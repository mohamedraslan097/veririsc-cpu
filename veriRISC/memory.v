==> flow/design.v <==
module memory #(
    parameter ADDR_WIDTH = 5,
    parameter DATA_WIDTH = 8
) 
(
    input wire [ADDR_WIDTH-1:0] addr,
    input wire clk,wr,rd,
    inout wire [DATA_WIDTH-1:0] data   
);
    reg [DATA_WIDTH-1:0] array [2**ADDR_WIDTH-1:0];
    always @(posedge clk ) begin
        if( wr)
            array[addr] <= data;
    end
    assign data = rd ? array[addr]:'bz;
endmodule
Reports on memory
Tool output for the design above, in the order of the flow.
Line numbers count from 1 in the design file above.
Operators carry their Yosys type and port widths (W data, S select, Z words).
Library cell names are shortened.
A cell with -- has no value.
Set-up
  top: memory
  clock port: clk
  library: sky130hd
  timing corner: tt_025C_1v80

Word-level counts
Counts by Yosys on the flattened word-level netlist (proc, flatten, opt, wreduce; memories kept). Register bits leave out memories and registers merged into their read ports (data or address); mux counts leave out enables and synchronous resets folded into registers. Print and check cells are left out. Cells with the same type and inputs are merged into one.
Memory sizes are those after Yosys's memory passes, which may raise the word count (mostly to a power of two), join words into wider ones and drop unused or constant bits.
Word-level totals
  cells after elaboration: 5
  input bits: 8
  ROM bits: 0
  RAM bits: 256
  output and inout bits: 8
  clocked read ports x word width: 0
  bits in registers: 0
  memories kept: 1
  latch bits: 0
Memories
  array: depth 32, bits a word 8, read ports 1, write ports 1, RTL line 10  | reg [DATA_WIDTH-1:0] array [2**ADDR_WIDTH-1:0];
Cells by class
  divide/modulo/power cells: 0
  equal/unequal tests: 0
  reductions and logical operators: 0
  $lt $le $gt $ge: 0
  $mul: 0
  shift-type cells: 0
  multiplexer cells: 4
  bitwise logic cells: 0
  add/subtract/negate cells: 0
Operator list (count)
  $mux W8: 2
  $mux W5: 1
  $mux W1: 1

Depth
Depth = most cells in a row (Yosys ltp): at word level without a register or memory, in the mapped netlist without a sequential cell, where the memories' decode and read muxes count.
Depth
  depth after elaboration: 2
  ABC_AREA: 0
  gate-level depth with buffers: 7
  depth with buffers taken out: 4

Synthesis result
The flow's flattened synthesis, as Yosys stat reports it; memories are mapped. The netlist is that of the ABC_AREA named above (0 if unset); the other value can give another one.
Mapped netlist
  flip-flop cells: 256
  synthesis area: 10045.9 um^2
  sequential area: 7687.4 um^2
  mapped cells: 568
Cell types (count)
  edfxtp_1: 256
  mux2i_1: 128
  o22ai_1: 63
  buf_2: 22
  nor2_1: 29
  nor4_1: 16
  nand4bb_1: 5
  or4b_1: 4
  nand2_1: 10
  nand4b_1: 4
  clkbuf_1: 8
  nand3b_1: 4
  or3b_2: 3
  buf_6: 2
  nor3_1: 4
  o22ai_2: 1
  or4bb_1: 1
  nand3_1: 2
Other cell types: 5; their cells: 6.

Worst setup path after synthesis
OpenSTA on the mapped netlist: ideal clock, no wires. The path of least setup slack (recovery checks aside). Input and output delay are each 20% of the period. Register names are those of the netlist, which keeps one name where synthesis merged equal registers.
Path after synthesis
  kind: input -> output
  start: input port addr[1]
  end: output port data[1]
  external input delay: 0.486 ns
  path buffers: 3
  clock period: 2.43 ns
  data arrival time: 2.033 ns
  stages on the path: 7
  time at the first pin: 0.486 ns
  output delay: 0.486 ns
  delay of the path: 1.547 ns
  path slack: -0.089 ns
  synthesis period reached: 2.519 ns
"delay of the path" is the arrival time less input delay plus setup time.
A path that ends at an output port has no setup time.
"stages on the path" counts driving pins, that of a launching flip-flop among them; a cell with two outputs on the path counts twice.
"synthesis period reached" is the clock period less the worst setup slack; recovery checks do not enter. This is arithmetic on one report: input and output delays are still those of the set period (20% each).
Between the ends stands the longest chain of elaborated cells between them, by number of cells; it is not shown to be the way that was timed. Of several equally long chains one is given.
A line is the first line of the expression or statement that the cell stems from. Yosys adds cells for indexed reads and writes and turns some case tables into memories.
A memory read counts as a cell of the chain, while the word-level depth stops at memories.
Between the ends, after synthesis
  cells stage by stage: clkbuf_1 buf_2 buf_2 mux2i_1 o22ai_1 nor4_1 nand2_1
  length of the longest elaborated chain: 2
Ends and longest elaborated chain, after synthesis
  start: declaration: RTL line 6  | input wire [ADDR_WIDTH-1:0] addr,
  $mem_v2 Z32 W8: RTL line 10  | reg [DATA_WIDTH-1:0] array [2**ADDR_WIDTH-1:0];
  $mux W8: RTL line 15  | assign data = rd ? array[addr]:'bz;
  end: declaration: RTL line 8  | inout wire [DATA_WIDTH-1:0] data

Timing after layout
Path of least setup slack in the final report of stored run 2 (OpenROAD, finished layout, wires in). Where an end is a register, its clock arrival counts in the times.
Path post-layout
  kind: input -> output
  start: input port addr[4]
  end: output port data[3]
  stages on the path: 7
  clock period: 4.62 ns
  data arrival time: 3.66 ns
  path slack: 0.04 ns
  path buffers: 3
  time at the first pin: 0.92 ns
  output delay: 0.92 ns
  external input delay: 0.92 ns
Between the ends stands the longest chain of elaborated cells between them, by number of cells; it is not shown to be the way that was timed. Of several equally long chains one is given.
A memory read counts as a cell of the chain, while the word-level depth stops at memories.
Between the ends, post-layout
  cells stage by stage: clkdlybuf4s50_1 buf_2 nand4bb_1 clkbuf_1 o22ai_1 nor4_1 nand2_4
  length of the longest elaborated chain: 2
Ends and longest elaborated chain, post-layout
  start: declaration: RTL line 6  | input wire [ADDR_WIDTH-1:0] addr,
  $mem_v2 Z32 W8: RTL line 10  | reg [DATA_WIDTH-1:0] array [2**ADDR_WIDTH-1:0];
  $mux W8: RTL line 15  | assign data = rd ? array[addr]:'bz;
  end: declaration: RTL line 8  | inout wire [DATA_WIDTH-1:0] data

Lab notebook: memory

Design memory on sky130hd. What follows are 2 stored runs of the flow, each under its own settings; their order means nothing. The constraints put input and output delay at 20% of the set period each and load the outputs with 0.01 pF.
"achieved clock period (ns)" means the clock period less the worst setup slack. The figure is calculated, with input and output delays left at 20% of the set period.
"worst setup path time (ns)" is the time allowed to the run's worst setup path (the clock period less input and output delay, where it has them) less its slack. Clock arrival times count: a late capture clock shortens it, a late launch clock lengthens it.
"finish__power__total" is the tool's figure for a default switching activity; nothing was simulated.

Flow files of stored run 1
==> flow/run.sh <==
#!/bin/bash
# the make line also repeats the synthesis and layout settings of config.mk as NAME=value (left out here)
make -C /OpenROAD-flow-scripts/flow DESIGN_CONFIG=/design/flow/config.mk WORK_HOME=/design/flow/orfs CLKGATE_MAP_FILE= finish
==> flow/config.mk <==
export PLATFORM = sky130hd
export DESIGN_NAME = memory
export DESIGN_NICKNAME = memory
export VERILOG_FILES = /design/flow/design.v
export SDC_FILE = /design/flow/constraint.sdc
export NUM_CORES = 4
export LEC_CHECK = 0
export CAP_MARGIN = 5
export CELL_PAD_IN_SITES_DETAIL_PLACEMENT = 1
export CORE_MARGIN = 10
export CORE_UTILIZATION = 57
export CTS_CLUSTER_DIAMETER = 361
export GPL_ROUTABILITY_DRIVEN = 0
export MAX_ROUTING_LAYER = met4
export SETUP_SLACK_MARGIN = -0.19
export SLEW_MARGIN = 20
export TNS_END_PERCENT = 80
==> flow/constraint.sdc <==
create_clock -name core_clock -period 2.03 [get_ports {clk}]
set_input_delay 0.4060 -clock core_clock [delete_from_list [all_inputs] [get_ports {clk}]]
set_output_delay 0.4060 -clock core_clock [all_outputs]
set_load 0.01 [all_outputs]

report of stored run 1: did not finish, route, DPL-0033

Flow files of stored run 2
==> flow/run.sh <==
#!/bin/bash
# the make line also repeats the synthesis and layout settings of config.mk as NAME=value (left out here)
make -C /OpenROAD-flow-scripts/flow DESIGN_CONFIG=/design/flow/config.mk WORK_HOME=/design/flow/orfs CLKGATE_MAP_FILE= finish
==> flow/config.mk <==
export PLATFORM = sky130hd
export DESIGN_NAME = memory
export DESIGN_NICKNAME = memory
export VERILOG_FILES = /design/flow/design.v
export SDC_FILE = /design/flow/constraint.sdc
export NUM_CORES = 4
export LEC_CHECK = 0
export CAP_MARGIN = 15
export CORE_ASPECT_RATIO = 1.67
export CORE_MARGIN = 2
export CORE_UTILIZATION = 68
export CTS_CLUSTER_DIAMETER = 236
export CTS_CLUSTER_SIZE = 50
export GPL_TIMING_DRIVEN = 0
export PLACE_DENSITY_LB_ADDON = 0.15
export SLEW_MARGIN = 20
==> flow/constraint.sdc <==
create_clock -name core_clock -period 4.62 [get_ports {clk}]
set_input_delay 0.9240 -clock core_clock [delete_from_list [all_inputs] [get_ports {clk}]]
set_output_delay 0.9240 -clock core_clock [all_outputs]
set_load 0.01 [all_outputs]

report of stored run 2
yosys chip area after synthesis (um^2): 10045.9
finish__design__die__area: 15793.7
finish__design__instance__area__stdcell: 10607.7
finish__design__instance__utilization: 0.7327
finish__timing__setup__ws: 0.037
finish__timing__setup__tns: 0.000
finish__timing__hold__ws: 0.509
finish__power__total: 3.867e-03
achieved clock period (ns): 4.583
worst setup path time (ns): 2.74
worst setup path kind: input -> output
